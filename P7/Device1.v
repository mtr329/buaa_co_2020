==> flow/design.v <==
`timescale 1ns / 1ps
module Device1(
    input clk,
    input reset,
    input [31:2] Addr,
    input WE,
    input [31:0] Din,
    output [31:0] Dout,
    output IRQ
    );
	reg [1:0] state;
	reg [31:0] mem [2:0];
	reg _IRQ;
	assign IRQ = mem[0][3] & _IRQ;
	assign Dout = mem[Addr[3:2]];
	wire [31:0] load = Addr[3:2] == 0 ? {28'h0, Din[3:0]} : Din;
	integer i;
	always @(posedge clk) begin
		if(reset) begin
			state <= 0; 
			for(i = 0; i < 3; i = i+1) mem[i] <= 0;
			_IRQ <= 0;
		end
		else if(WE) begin
			mem[Addr[3:2]] <= load;
		end
		else begin
			case(state)
				2'b00 : if(mem[0][0]) begin
					state <= 2'b01;
					_IRQ <= 1'b0;
				end
				2'b01 : begin
					mem[2] <= mem[1];
					state <= 2'b10;
				end
				2'b10  : 
					if(mem[0][0]) begin
						if(mem[2] > 1) mem[2] <= mem[2]-1;
						else begin
							mem[2] <= 0;
							state <= 2'b11;
							_IRQ <= 1'b1;
						end
					end
					else state <= 2'b00;
				default : begin
					if(mem[0][2:1] == 2'b00) mem[0][0] <= 1'b0;
					else _IRQ <= 1'b0;
					state <= 2'b00;
				end
			endcase
		end
	end
endmodule
# From RTL to reports: Device1
# The steps from the RTL of Device1 to its reports follow in flow order.
# Line numbers count from 1 in the design file above.
# Operators: Yosys type, input widths -> output width; for muxes data width and select width s.
# Library cell names are shortened.
# A cell with n/a has no value.
[inputs] top_module="Device1" clock_port="clk" cell_library="sky130hd" pvt_corner="tt_025C_1v80"

# Elaborated design
# Source: Yosys, flattened and elaborated, memories not mapped. Widths are those after wreduce. Registers that Yosys merges into a memory's read port (data or address) are not register bits. Print and check cells do not count. Equal cells are merged and count once.
# Memory sizes are those after Yosys's memory passes, which may raise the word count (mostly to a power of two), join words into wider ones and drop unused or constant bits.
[op_classes] n_eq=7 add_sub_neg=1 cmp=1 reduce_and_logical=8 mux=54 bitwise=5
[op_table] op="$mux 32" count=19
[op_table] op="$reduce_or 32->1" count=2
[op_table] op="$sub 32x1->32 const B" count=1
[op_table] op="$gt 32x1->1 const B" count=1
[op_table] op="$mux 1" count=25
[op_table] op="$mux 2" count=8
[op_table] op="$ne 2x2->1 const B" count=3
[op_table] op="$logic_not 2->1" count=3
[op_table] op="$reduce_and 6->1" count=1
[op_table] op="$pmux 2 s3" count=1
[op_table] op="$ne 3x1->1 const B" count=1
[op_table] op="$ne 3x3->1 const B" count=1
[op_table] op="$reduce_and 3->1" count=1
[op_table] op="$reduce_or 3->1" count=1
[op_table] op="$pmux 1 s3" count=1
[op_table] op="$or 1x1->1" count=2
[op_table] op="$not 1->1" count=2
[op_table] op="$eq 2x1->1 const B" count=1
[op_table] op="$eq 2x2->1 const B" count=1
[op_table] op="$and 1x1->1" count=1
[bits] wordCells=79 mem_count=1 input_bits=65 reg_bits=3 mem_bits_rw=128
[memory_table] name="mem" size=4 word_bits=32 line_no=12 source="reg [31:0] mem [2:0];"

# Logic depth
# Depth = most cells in a row (Yosys ltp): at word level without a register or memory, in the mapped netlist without a sequential cell, where the memories' decode and read muxes count.
[depth] word_depth=11 abc_area=0 ltp_mapped=9 mapped_depth_nobuf=8

# Mapped cells and area
# Yosys stat after the flow's synthesis: flattened, memories mapped to cells. It holds for the ABC_AREA given above (unset counts as 0); a run with the other value may have another netlist.
# The area totals of this step are shown rounded.
[mapped] flip_flops=133 mapped_cells=552 mapped_area_um2=6800 n_buf=37
[by_type] cell="edfxtp_1" count=128 area_total_um2=3.84E+03
[by_type] cell="mux4_2" count=32 area_total_um2=720.691
[by_type] cell="nor2_1" count=81 area_total_um2=304.042
[by_type] cell="xor2_1" count=19 area_total_um2=166.41
[by_type] cell="nand2_1" count=43 area_total_um2=161.405
[by_type] cell="nand3_1" count=30 area_total_um2=150.144
[by_type] cell="nor3_1" count=24 area_total_um2=120.115
[by_type] cell="clkbuf_1" count=31 area_total_um2=116.362
[by_type] cell="a21oi_1" count=20 area_total_um2=100.096
[by_type] cell="dfxtp_1" count=5 area_total_um2=100.096
[by_type] cell="and2_1" count=14 area_total_um2=87.584
[by_type] cell="nor4_1" count=13 area_total_um2=81.328
[by_type] cell="a221oi_1" count=9 area_total_um2=78.826
[by_type] cell="and3_1" count=12 area_total_um2=75.072
[by_type] cell="xnor2_1" count=8 area_total_um2=70.067
[by_type] cell="nor4_2" count=4 area_total_um2=50.048
[by_type] cell="or4_1" count=6 area_total_um2=45.043
[by_type] cell="or3_1" count=6 area_total_um2=37.536
# Not listed: further types 36, cells in them 67.

# Worst setup path after synthesis
# OpenSTA on the mapped netlist: ideal clock, no wires. The path of least setup slack (recovery checks aside). Input and output delay are each 20% of the period. Register names are those of the netlist, which keeps one name where synthesis merged equal registers.
[synth_path] path_type="in2reg" start="input Addr[2]" end="memory mem[0][0]" setup_ns=0.302 arrival_ns=4.166 stages=5 setup_slack_ns=-0.288 required_ns=3.878 input_delay_ns=0.836 path_delay_ns=3.632 period_ns=4.18 synth_period_reached_ns=4.468
# "path_delay_ns" is the arrival time less input delay plus setup time.
# "stages" counts driving pins, that of a launching flip-flop among them; a cell with two outputs on the path counts twice.
# "synth_period_reached_ns" = period - worst setup slack (recovery checks aside). The figure is calculated, with input and output delays left at 20% of the set period.
# Between the ends stands the longest chain of elaborated cells between them, by number of cells; it is not shown to be the way that was timed. Of several equally long chains one is given.
# A line is the first line of the expression or statement that the cell stems from. Yosys adds cells for indexed reads and writes and turns some case tables into memories.
# The path ends at the enable pin of a flip-flop; only ways to that pin are counted.
[synth_between] cell_sequence="clkbuf_1 or2_2 clkbuf_1 o21ai_0 nand2b_1" elab_chain_cells=4
[synth_rtl] item="start: declaration" line_no=5 source="input [31:2] Addr,"
[synth_rtl] item="$mux 2" line_no=24 source="else if(WE) begin"
[synth_rtl] item="$mux 2" line_no=19 source="if(reset) begin"
[synth_rtl] item="$mux 2 x2"
[synth_rtl] item="end: declaration" line_no=12 source="reg [31:0] mem [2:0];"

# Timing after layout
# Path of least setup slack in the final report of run A (OpenROAD, finished layout, wires in). Where an end is a register, its clock arrival counts in the times.
[layout_path] path_type="in2out" start="input Addr[2]" end="output Dout[2]" period_ns=5.14 required_ns=4.11 setup_slack_ns=1.01 arrival_ns=3.10 stages=4 input_delay_ns=1.03
# Between the ends stands the longest chain of elaborated cells between them, by number of cells; it is not shown to be the way that was timed. Of several equally long chains one is given.
# A memory read counts as a cell of the chain, while the word-level depth stops at memories.
[layout_between] cell_sequence="buf_2 buf_4 mux4_2 clkdlybuf4s50_1" elab_chain_cells=1
[layout_rtl] item="start: declaration" line_no=5 source="input [31:2] Addr,"
[layout_rtl] item="$mem_v2 4x32" line_no=12 source="reg [31:0] mem [2:0];"
[layout_rtl] item="end: declaration" line_no=8 source="output [31:0] Dout,"

# Design Device1 on sky130hd. What follows are 2 stored runs of the flow, each under its own settings; their order means nothing. The constraints put input and output delay at 20% of the set period each and load the outputs with 0.01 pF.
# "period_reached_ns" is the run's clock period less its worst setup slack. It is reckoned from that one timing run; input and output delays stay at 20% of the period that was set.
# By "worst_path_allowed_less_slack_ns" is meant the share of the clock period that the worst setup path is allowed (20% is reserved at inputs, 20% at outputs), minus its slack. Clock arrival times at its registers enter into it.
# By "fin_power_w" is meant OpenSTA's value without simulated activity: inputs other than the clock are taken to toggle once in ten clock periods, and the tool carries that through the logic.
# The results are shown rounded.
run="run A" settings period_ns=5.14 CAP_MARGIN=20 CORE_MARGIN=2 CORE_UTILIZATION=40 SLEW_MARGIN=20
run="run A" results period_reached_ns=4.128 design_die_area_um2=18000 post_route_stdcell_area_um2=8500 tns_ns=0.000 setup_worst_slack_ns=1.0 worst_path_allowed_less_slack_ns=2.07 timing.worst_path_kind="in2out" fin_power_w=0.0028 post_synth_area_um2=6800 ws_hold_ns=0.45 utilization_frac=0.51
run="run B" settings period_ns=4.46 CORE_UTILIZATION=24 SETUP_SLACK_MARGIN=1.13 PLACE_DENSITY_LB_ADDON=0.06 CELL_PAD_IN_SITES_DETAIL_PLACEMENT=0 TNS_END_PERCENT=5 GPL_TIMING_DRIVEN=0 CTS_CLUSTER_DIAMETER=145 CAP_MARGIN=30 SLEW_MARGIN=25 MAX_ROUTING_LAYER="met5" CORE_MARGIN=2
run="run B" results period_reached_ns=3.356 design_die_area_um2=30000 post_route_stdcell_area_um2=8900 tns_ns=0.000 setup_worst_slack_ns=1.1 worst_path_allowed_less_slack_ns=1.57 timing.worst_path_kind="in2out" fin_power_w=0.0034 post_synth_area_um2=6800 ws_hold_ns=0.45 utilization_frac=0.32
